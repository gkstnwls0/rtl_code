==> flow/design.v <==
`timescale 1ns / 1ps
module apb_wrapper #
    ( parameter ADDR_WIDTH = 32,
      parameter DATA_WIDTH = 32
    ) (
      input                           i_clk,
      input                           i_reset_n,
      input                           i_psel,
      input                           i_penable,
      input                           i_pwrite,
      input [ADDR_WIDTH-1:0]          i_paddr,
      input [DATA_WIDTH-1:0]          i_pwdata,
      output wire                     o_pready,
      output wire [DATA_WIDTH-1:0]    o_prdata,
      output wire                     o_pslverr
    );
    reg                     apb_ready;      
    reg [1:0]               apb_status;         
    reg [ADDR_WIDTH-1:0]    apb_waddr;
    reg                     apb_slverr;
    reg [DATA_WIDTH-1:0]    apb_rdata;
    reg                     apb_ready_nxt;
    reg [1:0]               apb_status_nxt;
    reg [ADDR_WIDTH-1:0]    apb_waddr_nxt;
    reg                     apb_slverr_nxt;
    reg [DATA_WIDTH-1:0]    apb_rdata_nxt;
    reg [2:0] wait_counter;
    reg                     peri_ready;
    reg                     peri_error;
    reg [DATA_WIDTH-1:0]    peri_reg[0:11];
    integer i;
    always @(posedge i_clk or negedge i_reset_n) begin
        if(!i_reset_n) begin  
            apb_status  <= 2'b00;
            apb_ready   <= 1'b0;
            apb_waddr   <= 0;
            apb_slverr  <= 1'b0;
            apb_rdata   <= 0;
            wait_counter <= 0;
        end
        else begin 
            apb_status  <= apb_status_nxt;
            apb_ready   <= apb_ready_nxt;
            apb_waddr   <= apb_waddr_nxt;
            apb_slverr  <= apb_slverr_nxt;            
            apb_rdata   <= apb_rdata_nxt;
            if (!(apb_status_nxt == 2'b00) && i_psel && wait_counter < 3+1) begin
                wait_counter <= wait_counter + 1;
            end else begin
                wait_counter <= 0;
            end
        end
    end   
    always @(*) begin 
        apb_status_nxt = apb_status;
        apb_ready_nxt  = apb_ready;
        apb_waddr_nxt  = apb_waddr;
        apb_slverr_nxt = 1'b0;
        apb_rdata_nxt  = apb_rdata;
        if(apb_status == 2'b00) begin 
            if(i_psel && !i_penable) begin 
                apb_waddr_nxt  = i_paddr;
                if(peri_ready) begin 
                    if (i_paddr[3:0] < 4'b0000 || i_paddr[3:0] > 4'b1100-1) begin 
                        apb_status_nxt = 2'b11;
                        apb_slverr_nxt = 1'b1;
                    end
                    else           apb_status_nxt = 2'b01;
                    apb_ready_nxt  = 1'b1;
                    if(!i_pwrite) apb_rdata_nxt <= peri_reg[i_paddr[3:0]];     
                end else begin 
                    apb_status_nxt = 2'b10;
                    apb_ready_nxt  = 1'b0;
                end
            end else begin 
                apb_status_nxt = 2'b00;
                apb_ready_nxt  = 1'b0;
            end
        end else if(apb_status == 2'b01) begin 
            apb_status_nxt = 2'b00;
            apb_ready_nxt  = 1'b0;                
        end else if(apb_status == 2'b10) begin 
            if(i_psel && i_penable) begin 
                if(peri_ready) begin 
                    if (i_paddr[3:0] < 4'b0000 || i_paddr[3:0] > 4'b1100-1) begin 
                        apb_status_nxt = 2'b11;
                        apb_slverr_nxt = 1'b1;
                    end 
                    else           apb_status_nxt = 2'b01;
                    if(!i_pwrite) apb_rdata_nxt <= peri_reg[i_paddr[3:0]];     
                    apb_ready_nxt  = 1'b1;                         
                end else begin 
                    apb_status_nxt = 2'b10;
                    apb_ready_nxt  = 1'b0;                     
                end
            end else begin 
                apb_status_nxt = 2'b11;
                apb_ready_nxt  = 1'b1;
                apb_slverr_nxt = 1'b1;
            end
        end
        else begin
            apb_status_nxt = 2'b00;
            apb_ready_nxt = 1'b0;
            apb_slverr_nxt = 1'b0;
        end
    end
    always @(posedge i_clk or negedge i_reset_n) begin
        if(!i_reset_n) begin  
            peri_ready <= 1'b0;
            peri_error <= 1'b0;
            for(i=0; i<16; i=i+1)begin
                peri_reg[i]   <= 1'b0;
            end
        end
        else begin 
            if (wait_counter == 3) peri_ready <= 1'b1;
            else peri_ready <= 1'b0;
            if(i_psel && peri_ready) begin
                if(i_pwrite) peri_reg[i_paddr[3:0]]   <= i_pwdata;        
            end  
        end
    end    
    assign o_pready   = apb_ready;
    assign o_prdata   = apb_rdata;
    assign o_pslverr  = apb_slverr;
endmodule
## Tool chain data of apb_wrapper

What the tools print for apb_wrapper, step after step.
Lines are those of the file above, counted from 1.
Operators: Yosys type, input widths -> output width; for muxes data width and select width s.
The mark - stands for no value.

| inputs | value |
|---|---|
| top | apb_wrapper |
| clock input | i_clk |
| standard-cell library | sky130hd |
| library corner | tt_025C_1v80 |

## After elaboration

Source: Yosys, flattened and elaborated. Widths are those after wreduce. Registers that Yosys merges into a memory's read port (data or address) are not register bits. Print and check cells do not count. Equal cells are merged and count once.

| cells by class | value |
|---|---|
| $add $sub $neg | 1 |
| mux-type cells | 30 |
| equality and inequality tests | 16 |
| order comparisons | 3 |
| reductions and logical operators | 26 |

Operator list:

| cell | number |
|---|---|
| $pmux 32 s12 | 1 |
| $mux 32 | 7 |
| $reduce_and 3->1 | 12 |
| $eq 4x3->1 const B | 4 |
| $eq 4x4->1 const B | 4 |
| $mux 1 | 14 |
| $mux 2 | 7 |
| $eq 4x2->1 const B | 2 |
| $logic_and 1x1->1 | 5 |
| $logic_not 2->1 | 2 |
| $reduce_bool 2->1 | 2 |
| $lt 4x1->1 const B | 1 |
| $eq 4x1->1 const B | 1 |
| $gt 4x4->1 const B | 1 |
| $logic_not 4->1 | 1 |
| $reduce_and 4->1 | 1 |
| $add 3x1->3 const B | 1 |
| $eq 3x2->1 const B | 1 |
| $lt 3x3->1 const B | 1 |
| $mux 3 | 1 |
| $logic_not 1->1 | 2 |
| $eq 2x1->1 const B | 1 |
| $ne 2x1->1 const B | 1 |
| $eq 2x2->1 const B | 1 |
| $ne 2x2->1 const B | 1 |
| $logic_or 1x1->1 | 1 |

| bit counts | value |
|---|---|
| elaborated cells | 94 |
| register bits after elaboration | 424 |

## Longest topological paths

Longest topological path by Yosys (ltp), each cell counted once; first at word level (registers and memories cut), then after technology mapping (sequential cells cut; the memories' decode and read muxes count).

| logic depth | value |
|---|---|
| word-level depth | 13 |
| ABC_AREA | 0 |
| mapped depth | 9 |
| gate-level depth less buffers | 5 |

## Netlist

The flow's flattened synthesis, as Yosys stat reports it; memories are mapped. The netlist is that of the ABC_AREA named above (0 if unset); the other value can give another one.

| synthesis totals | value |
|---|---|
| flip-flop cells | 426 |
| standard cells after synthesis | 1,484 |
| cell area after synthesis | 19,408.6 µm² |
| buffers | 135 |

Cells by type:

| cell type | number | area in all (µm²) |
|---|---|---|
| sky130_fd_sc_hd__dfrtp_1 | 425 | 10,635.2 |
| sky130_fd_sc_hd__mux2_2 | 369 | 4.16E+03 |
| sky130_fd_sc_hd__mux2i_1 | 62 | 620.595 |
| sky130_fd_sc_hd__mux2_1 | 22 | 247.738 |
| sky130_fd_sc_hd__buf_4 | 32 | 240.23 |
| sky130_fd_sc_hd__o21ai_0 | 48 | 240.23 |
| sky130_fd_sc_hd__a22oi_1 | 31 | 232.723 |
| sky130_fd_sc_hd__buf_2 | 46 | 230.221 |
| sky130_fd_sc_hd__nor2_1 | 51 | 191.434 |
| sky130_fd_sc_hd__nand2_1 | 42 | 157.651 |
| sky130_fd_sc_hd__o221ai_1 | 17 | 148.893 |
| sky130_fd_sc_hd__a21oi_1 | 28 | 140.134 |
| sky130_fd_sc_hd__nor3_1 | 28 | 140.134 |
| sky130_fd_sc_hd__a32oi_1 | 15 | 131.376 |
| sky130_fd_sc_hd__buf_1 | 35 | 131.376 |
| sky130_fd_sc_hd__a22o_1 | 14 | 122.618 |
| sky130_fd_sc_hd__mux4_2 | 5 | 112.608 |
| sky130_fd_sc_hd__a2bb2oi_1 | 10 | 87.584 |

Other cell types: 46; their cells: 204.

## Worst setup path after synthesis

Path of least setup slack by OpenSTA after synthesis, without wires, with an ideal clock, recovery checks aside; 20% of the period is set as input and as output delay. Where synthesis merged equal registers, the netlist keeps one of their names.

| timing path after synthesis | value |
|---|---|
| path type | input-to-reg |
| start point | input port i_psel |
| end point | register peri_reg[4][10] |
| clock period | 1.97 ns |
| required time | 1.845 ns |
| library setup time | 0.125 ns |
| setup slack | 0.145 ns |
| path delay | 1.431 ns |
| arrival time | 1.700 ns |
| driving pins on the path | 7 |
| external input delay | 0.394 ns |
| path buffers | 2 |
| synthesis period reached | 1.825 ns |

"path delay" = arrival - input delay + setup time.
"driving pins on the path": output pins that drive a net of the path, with the launching flip-flop's if there is one; two outputs of one cell count as two.
"synthesis period reached" = period - worst setup slack (recovery checks aside). The figure is calculated, with input and output delays left at 20% of the set period.
Between the ends stands the longest chain of elaborated cells between them, by number of cells; it is not shown to be the way that was timed. Of several equally long chains one is given.
A line is the first line of the expression or statement that the cell stems from. Yosys adds cells for indexed reads and writes and turns some case tables into memories.
Lines with a computed index may be missing from the assigning lines.

| between the ends, after synthesis | value |
|---|---|
| cells stage by stage | sky130_fd_sc_hd__buf_4 sky130_fd_sc_hd__nand2_1 sky130_fd_sc_hd__nor2_2 sky130_fd_sc_hd__nand2_2 sky130_fd_sc_hd__nor3_2 sky130_fd_sc_hd__buf_2 sky130_fd_sc_hd__mux2_2 |
| length of the longest elaborated chain | 2 |
| elaborated cells on any way between the ends | 2 |
| source lines of those cells | 1 |
| classes of those cells | 2 x reduce/logical |

RTL lines, path after synthesis:

| what | line | text |
|---|---|---|
| start: declaration | 8 | `input                           i_psel,` |
| $logic_and 1x1->1 | 119 | `if(i_psel && peri_ready) begin` |
| $reduce_and 3->1 | - |  |
| end: assignment | 113 | `peri_reg[i]   <= 1'b0;` |
| end: declaration | 30 | `reg [DATA_WIDTH-1:0]    peri_reg[0:11];` |

## Worst path after layout

From the final timing report of flow run 1: the path of least setup slack in the routed layout; clock arrival at registers is part of the times.

| timing path after layout | value |
|---|---|
| path type | reg-to-output |
| start point | register apb_rdata[27] |
| end point | output port o_prdata[27] |
| driving pins on the path | 2 |
| path buffers | 1 |
| clock period | 2.14 ns |
| required time | 1.71 ns |
| setup slack | 0.12 ns |
| arrival time | 1.59 ns |

| between the ends, after layout | value |
|---|---|
| cells stage by stage | sky130_fd_sc_hd__dfrtp_1 sky130_fd_sc_hd__clkdlybuf4s50_1 |
| length of the longest elaborated chain | 0 |
| elaborated cells on any way between the ends | 0 |
| source lines of those cells | 0 |

RTL lines, path after layout:

| what | line | text |
|---|---|---|
| start: declaration | 21 | `reg [DATA_WIDTH-1:0]    apb_rdata;` |
| start: assignment | 38 | `apb_rdata   <= 0;` |
| start: assignment | 46 | `apb_rdata   <= apb_rdata_nxt;` |
| end: declaration | 14 | `output wire [DATA_WIDTH-1:0]    o_prdata,` |

Memo
Re: implementation data of apb_wrapper

Stored flow runs of apb_wrapper (2 of them; Yosys, OpenROAD, sky130hd). They differ in their settings and are not a sequence. Constraints: input delay and output delay 20% of the set period each, output load 0.01 pF.
"achieved period" is the run's clock period less its worst setup slack. It is reckoned from that one timing run; input and output delays stay at 20% of the period that was set.
By "worst setup path time" is meant the share of the clock period that the worst setup path is allowed (20% is reserved at inputs, 20% at outputs), minus its slack. Clock arrival times at its registers enter into it.
By "total power of the final layout" is meant OpenSTA's value without simulated activity: inputs other than the clock are taken to toggle once in ten clock periods, and the tool carries that through the logic.
Settings: - = not set for that run.

| item | flow run 1 | flow run 2 |
|---|---|---|
| period_ns | 2.14 | 1.34 |
| CORE_UTILIZATION | 36 | 35 |
| CAP_MARGIN | 20 | 20 |
| CORE_MARGIN | 2 | 2 |
| SLEW_MARGIN | 20 | 30 |
| SETUP_SLACK_MARGIN | - | -0.01 |
| PLACE_DENSITY | - | 0.84 |
| ABC_AREA | - | 1 |
| GPL_ROUTABILITY_DRIVEN | - | 0 |
| mapped cell area after synthesis (µm²) | 19,408.6 | 18,824.3 |
| die footprint (µm²) | 55,785.7 | 55,655.9 |
| std-cell area (final layout) (µm²) | 23,945.5 | 26,955.9 |
| final utilization (%) | 44.7 | 51.0 |
| setup slack of the worst path (ns) | 0.124 | -0.703 |
| post-route setup TNS (ns) | 0.000 | -72.860 |
| total power of the final layout (uW) | 17,671 | 27,656 |
| achieved period (ns) | 2.016 | 2.043 |
| worst setup path time (ns) | 1.59 | 2.04 |
| worst setup path kind | reg-to-output | reg-to-reg |
